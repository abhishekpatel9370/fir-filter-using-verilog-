==> flow/design.v <==
`timescale 1ns / 1ps
module fir_synth #(
    parameter integer TAP    = 8,      
    parameter integer N1     = 8,      
    parameter integer N2     = 16,     
    parameter integer N3     = 32,     
    parameter integer SAMPLES = 100    
)(
    input  wire                 clk,
    input  wire                 rst_n,      
    input  wire                 en,         
    input  wire signed [N2-1:0] din,
    output reg  signed [N3-1:0] dout,
    output reg         [31:0]   sample_idx,  
    output reg                  done         
);
    localparam signed [N1-1:0] B0 = 8'b00010000;
    localparam signed [N1-1:0] B1 = 8'b00010000;
    localparam signed [N1-1:0] B2 = 8'b00010000;
    localparam signed [N1-1:0] B3 = 8'b00010000;
    localparam signed [N1-1:0] B4 = 8'b00010000;
    localparam signed [N1-1:0] B5 = 8'b00010000;
    localparam signed [N1-1:0] B6 = 8'b00010000;
    localparam signed [N1-1:0] B7 = 8'b00010000;
    wire signed [N1-1:0] b_vec [0:TAP-1];
    assign b_vec[0] = B0; assign b_vec[1] = B1; assign b_vec[2] = B2; assign b_vec[3] = B3;
    assign b_vec[4] = B4; assign b_vec[5] = B5; assign b_vec[6] = B6; assign b_vec[7] = B7;
    reg signed [N2-1:0] samples [0:TAP-1];
    integer i;
    reg signed [N3-1:0] acc_reg;
    always @(posedge clk or negedge rst_n) begin
        if (!rst_n) begin
            for (i = 0; i < TAP; i = i + 1) begin
                samples[i] <= {N2{1'b0}};
            end
            acc_reg    <= {N3{1'b0}};
            dout       <= {N3{1'b0}};
            sample_idx <= 32'd0;
            done       <= 1'b0;
        end else begin
            if (en) begin
                samples[0] <= din;
                for (i = 1; i < TAP; i = i + 1) begin
                    samples[i] <= samples[i-1];
                end
                acc_reg <=
                    $signed(b_vec[0]) * $signed(samples[0]) +
                    $signed(b_vec[1]) * $signed(samples[1]) +
                    $signed(b_vec[2]) * $signed(samples[2]) +
                    $signed(b_vec[3]) * $signed(samples[3]) +
                    $signed(b_vec[4]) * $signed(samples[4]) +
                    $signed(b_vec[5]) * $signed(samples[5]) +
                    $signed(b_vec[6]) * $signed(samples[6]) +
                    $signed(b_vec[7]) * $signed(samples[7]);
                dout <= acc_reg;
                if (!done) begin
                    if (sample_idx < (SAMPLES - 1))
                        sample_idx <= sample_idx + 1;
                    else
                        sample_idx <= sample_idx;  
                    done <= (sample_idx >= (SAMPLES - 1)) ? 1'b1 : 1'b0;
                end
            end else begin
                acc_reg <= acc_reg;
                dout    <= dout;
                sample_idx <= sample_idx;
                done <= done;
            end
        end
    end
endmodule
Reports on fir_synth --
The steps from the RTL of fir_synth to its reports follow in flow order. Lines are those of the file above, counted from 1. Operators carry their Yosys type and port widths (W data, S select, Z words). Cell names lack the library's common part. The mark - stands for no value.
Set-up: design top fir_synth, clock input clk, library sky130hd, corner tt_025C_1v80

Elaborated design --
Source: Yosys, flattened and elaborated. Widths are those after wreduce. Registers that Yosys merges into a memory's read port (data or address) are not register bits. Print and check cells do not count. Equal cells are merged and count once.
Storage and ports: register bits 225, input bits 19, word-level cells 26
Cells by class: add/sub/neg operators 8, magnitude comparators 2, mux-type cells 2, bitwise gates (word level) 1, reductions and logical operators 1
Operator list (number):
- $add A32 B1 Y32 const B | 1
- $ge A32 B7 Y1 const B | 1
- $lt A32 B7 Y1 const B | 1
- $add A26 B20 Y27 | 1
- $add A25 B20 Y26 | 1
- $add A24 B20 Y25 | 1
- $add A23 B20 Y24 | 1
- $add A22 B20 Y23 | 1
- $add A21 B20 Y22 | 1
- $add A20 B20 Y21 | 1
- $reduce_and A3 Y1 | 1
- $mux W1 | 2
- $not A1 Y1 | 1

Depth --
Yosys ltp: most cells in a row. Word level: on the elaborated netlist, between registers, memories and ports. Mapped: between sequential cells and ports; inverters and the memories' decode and read muxes count.
Logic depth: word-level depth 7, ABC_AREA 0, gate-level depth with buffers 17

Synthesis result --
Yosys stat after the flow's synthesis: flattened, memories mapped to cells. It holds for the ABC_AREA given above (unset counts as 0); a run with the other value may have another netlist. Totals and module areas in this step are rounded.
Cells by type:
- dfrtp_1 | number 207, area in all 5.18E+03 sq um
- fa_1 | number 100, area in all 2001.92 sq um
- inv_1 | number 239, area in all 897.11 sq um
- mux2_2 | number 74, area in all 833.299 sq um
- o21ai_0 | number 99, area in all 495.475 sq um
- nand2_1 | number 108, area in all 405.389 sq um
- ha_1 | number 22, area in all 275.264 sq um
- clkbuf_1 | number 51, area in all 191.434 sq um
- xnor2_1 | number 11, area in all 96.342 sq um
- a21oi_1 | number 15, area in all 75.072 sq um
- buf_4 | number 10, area in all 75.072 sq um
- a21o_1 | number 8, area in all 60.058 sq um
- xor2_1 | number 5, area in all 43.792 sq um
- nand3_1 | number 8, area in all 40.038 sq um
- nand4_1 | number 6, area in all 37.536 sq um
- nor4_1 | number 6, area in all 37.536 sq um
- nor3_1 | number 7, area in all 35.034 sq um
- a221oi_4 | number 1, area in all 26.275 sq um
Other cell types: 36; their cells: 62.
Synthesis totals: cells in the netlist 1039, chip area (Yosys) 11000 sq um, area of sequential cells 5200 sq um, flip-flops 207, buffers 66

Worst setup path after synthesis --
Source: OpenSTA report_checks on the synthesized netlist (no wires, ideal clock, input and output delay 20% of the period each), path of least setup slack; recovery checks are left aside. Register names are those of the netlist, which keeps one name where synthesis merged equal registers.
Path post-synthesis: path type reg2reg, start register samples[0][2], end register acc_reg[22], period 5.5 ns, library setup time 0.069 ns, arrival 4.235 ns, data required time 5.431 ns, path slack 1.196 ns, path delay 4.304 ns, driving pins on the path 18, path buffers 0, synthesis period reached 4.304 ns
"path delay" = arrival - input delay + setup time. "driving pins on the path": output pins that drive a net of the path, with the launching flip-flop's if there is one; two outputs of one cell count as two. "synthesis period reached" is the clock period less the worst setup slack; recovery checks do not enter. This is arithmetic on one report: input and output delays are still those of the set period (20% each). The rows between start and end are the longest chain of elaborated cells between them; the timing report does not say that the signal goes this way. Where chains are equally long, one stands for them. Each line given opens the expression or statement behind the cell; cells for indexed reads and writes are added by Yosys, which also makes memories of some case tables. A register here has more assigning lines than the two given.
Between the ends, post-synthesis: cell sequence dfrtp_1 > inv_1 > fa_1 > inv_1 > fa_1 > fa_1 > inv_1 > fa_1 > inv_1 > ha_1 > inv_1 > fa_1 > and2b_1 > o2111ai_2 > nand2_2 > a221oi_4 > or4_1 > nand3_1, cells in the longest elaborated chain 7
Ends and longest elaborated chain, post-synthesis:
- start, declared | line 28 | reg signed [N2-1:0] samples [0:TAP-1];
- start, assigned | line 34 | samples[i] <= {N2{1'b0}};
- start, assigned | line 42 | samples[0] <= din;
- $add A20 B20 Y21 | line 47 | $signed(b_vec[0]) * $signed(samples[0]) +
- $add A21 B20 Y22 | line 47
- $add A22 B20 Y23 | line 47
- $add A23 B20 Y24 | line 47
- $add A24 B20 Y25 | line 47
- $add A25 B20 Y26 | line 47
- $add A26 B20 Y27 | line 47
- end, assigned | line 46 | acc_reg <=
- end, assigned | line 64 | acc_reg <= acc_reg;
- end, declared | line 30 | reg signed [N3-1:0] acc_reg;

Path in the finished layout --
Path of least setup slack in the final report of run A (OpenROAD, finished layout, wires in). Where an end is a register, its clock arrival counts in the times.
Path post-layout: path type reg2reg, start register samples[0][2], end register acc_reg[20], period 6.93 ns, library setup time 0.07 ns, arrival 5.05 ns, data required time 7.42 ns, path slack 2.37 ns, driving pins on the path 18, path buffers 0
The rows between start and end are the longest chain of elaborated cells between them; the timing report does not say that the signal goes this way. Where chains are equally long, one stands for them. A register here has more assigning lines than the two given.
Between the ends, post-layout: cell sequence dfrtp_1 > inv_1 > fa_1 > inv_1 > fa_1 > fa_1 > inv_1 > fa_1 > inv_1 > ha_1 > inv_1 > fa_1 > and2b_1 > o2111ai_2 > nand2_2 > o211ai_1 > a2111o_1 > nand3_1, cells in the longest elaborated chain 7
Ends and longest elaborated chain, post-layout:
- start, declared | line 28 | reg signed [N2-1:0] samples [0:TAP-1];
- start, assigned | line 34 | samples[i] <= {N2{1'b0}};
- start, assigned | line 42 | samples[0] <= din;
- $add A20 B20 Y21 | line 47 | $signed(b_vec[0]) * $signed(samples[0]) +
- $add A21 B20 Y22 | line 47
- $add A22 B20 Y23 | line 47
- $add A23 B20 Y24 | line 47
- $add A24 B20 Y25 | line 47
- $add A25 B20 Y26 | line 47
- $add A26 B20 Y27 | line 47
- end, assigned | line 46 | acc_reg <=
- end, assigned | line 64 | acc_reg <= acc_reg;
- end, declared | line 30 | reg signed [N3-1:0] acc_reg;

Subject: fir_synth on sky130hd, stored results

Hello all,

Stored flow runs of fir_synth (2 of them; Yosys, OpenROAD, sky130hd). They differ in their settings and are not a sequence. Constraints: input delay and output delay 20% of the set period each, output load 0.01 pF.
"clock period reached" is the run's clock period less its worst setup slack. It is reckoned from that one timing run; input and output delays stay at 20% of the period that was set.
Measured values are rounded.

[run A] flow files
==> flow/run.sh <==
#!/bin/bash
# the make line also repeats the synthesis and layout settings of config.mk as NAME=value (left out here)
make -C /OpenROAD-flow-scripts/flow DESIGN_CONFIG=/design/flow/config.mk WORK_HOME=/design/flow/orfs CLKGATE_MAP_FILE= finish
==> flow/config.mk <==
export PLATFORM = sky130hd
export DESIGN_NAME = fir_synth
export DESIGN_NICKNAME = fir_synth
export VERILOG_FILES = /design/flow/design.v
export SDC_FILE = /design/flow/constraint.sdc
export NUM_CORES = 4
export LEC_CHECK = 0
export CAP_MARGIN = 20
export CELL_PAD_IN_SITES_DETAIL_PLACEMENT = 1
export CORE_MARGIN = 2
export CORE_UTILIZATION = 23
export CTS_CLUSTER_SIZE = 69
export MAX_ROUTING_LAYER = met4
export PLACE_DENSITY_LB_ADDON = 0.01
export SLEW_MARGIN = 20
==> flow/constraint.sdc <==
create_clock -name core_clock -period 6.93 [get_ports {clk}]
set_input_delay 1.3860 -clock core_clock [delete_from_list [all_inputs] [get_ports {clk}]]
set_output_delay 1.3860 -clock core_clock [all_outputs]
set_load 0.01 [all_outputs]

[run A] result: worst slack on setup checks 2.4 ns; standard-cell area of the final layout 14000 sq um; sum of negative setup slack 0.000 ns; worst-case hold slack 0.40 ns; final design utilization 0.28; full die area 51000 sq um; clock period reached 4.564 ns; synthesis area 11000 sq um

[run B] flow files
==> flow/run.sh <==
#!/bin/bash
# the make line also repeats the synthesis and layout settings of config.mk as NAME=value (left out here)
make -C /OpenROAD-flow-scripts/flow DESIGN_CONFIG=/design/flow/config.mk WORK_HOME=/design/flow/orfs CLKGATE_MAP_FILE= finish
==> flow/config.mk <==
export PLATFORM = sky130hd
export DESIGN_NAME = fir_synth
export DESIGN_NICKNAME = fir_synth
export VERILOG_FILES = /design/flow/design.v
export SDC_FILE = /design/flow/constraint.sdc
export NUM_CORES = 4
export LEC_CHECK = 0
export CAP_MARGIN = 5
export CELL_PAD_IN_SITES_DETAIL_PLACEMENT = 0
export CORE_ASPECT_RATIO = 0.89
export CORE_MARGIN = 2
export CORE_UTILIZATION = 40
export CTS_CLUSTER_DIAMETER = 72
export CTS_CLUSTER_SIZE = 89
export GPL_ROUTABILITY_DRIVEN = 0
export MIN_ROUTING_LAYER = met1
export PLACE_DENSITY = 0.73
export SLEW_MARGIN = 20
==> flow/constraint.sdc <==
create_clock -name core_clock -period 5.74 [get_ports {clk}]
set_input_delay 1.1480 -clock core_clock [delete_from_list [all_inputs] [get_ports {clk}]]
set_output_delay 1.1480 -clock core_clock [all_outputs]
set_load 0.01 [all_outputs]

[run B] result: worst slack on setup checks 1.1 ns; standard-cell area of the final layout 13000 sq um; sum of negative setup slack 0.000 ns; worst-case hold slack 0.41 ns; final design utilization 0.46; full die area 30000 sq um; clock period reached 4.597 ns; synthesis area 11000 sq um

Thanks
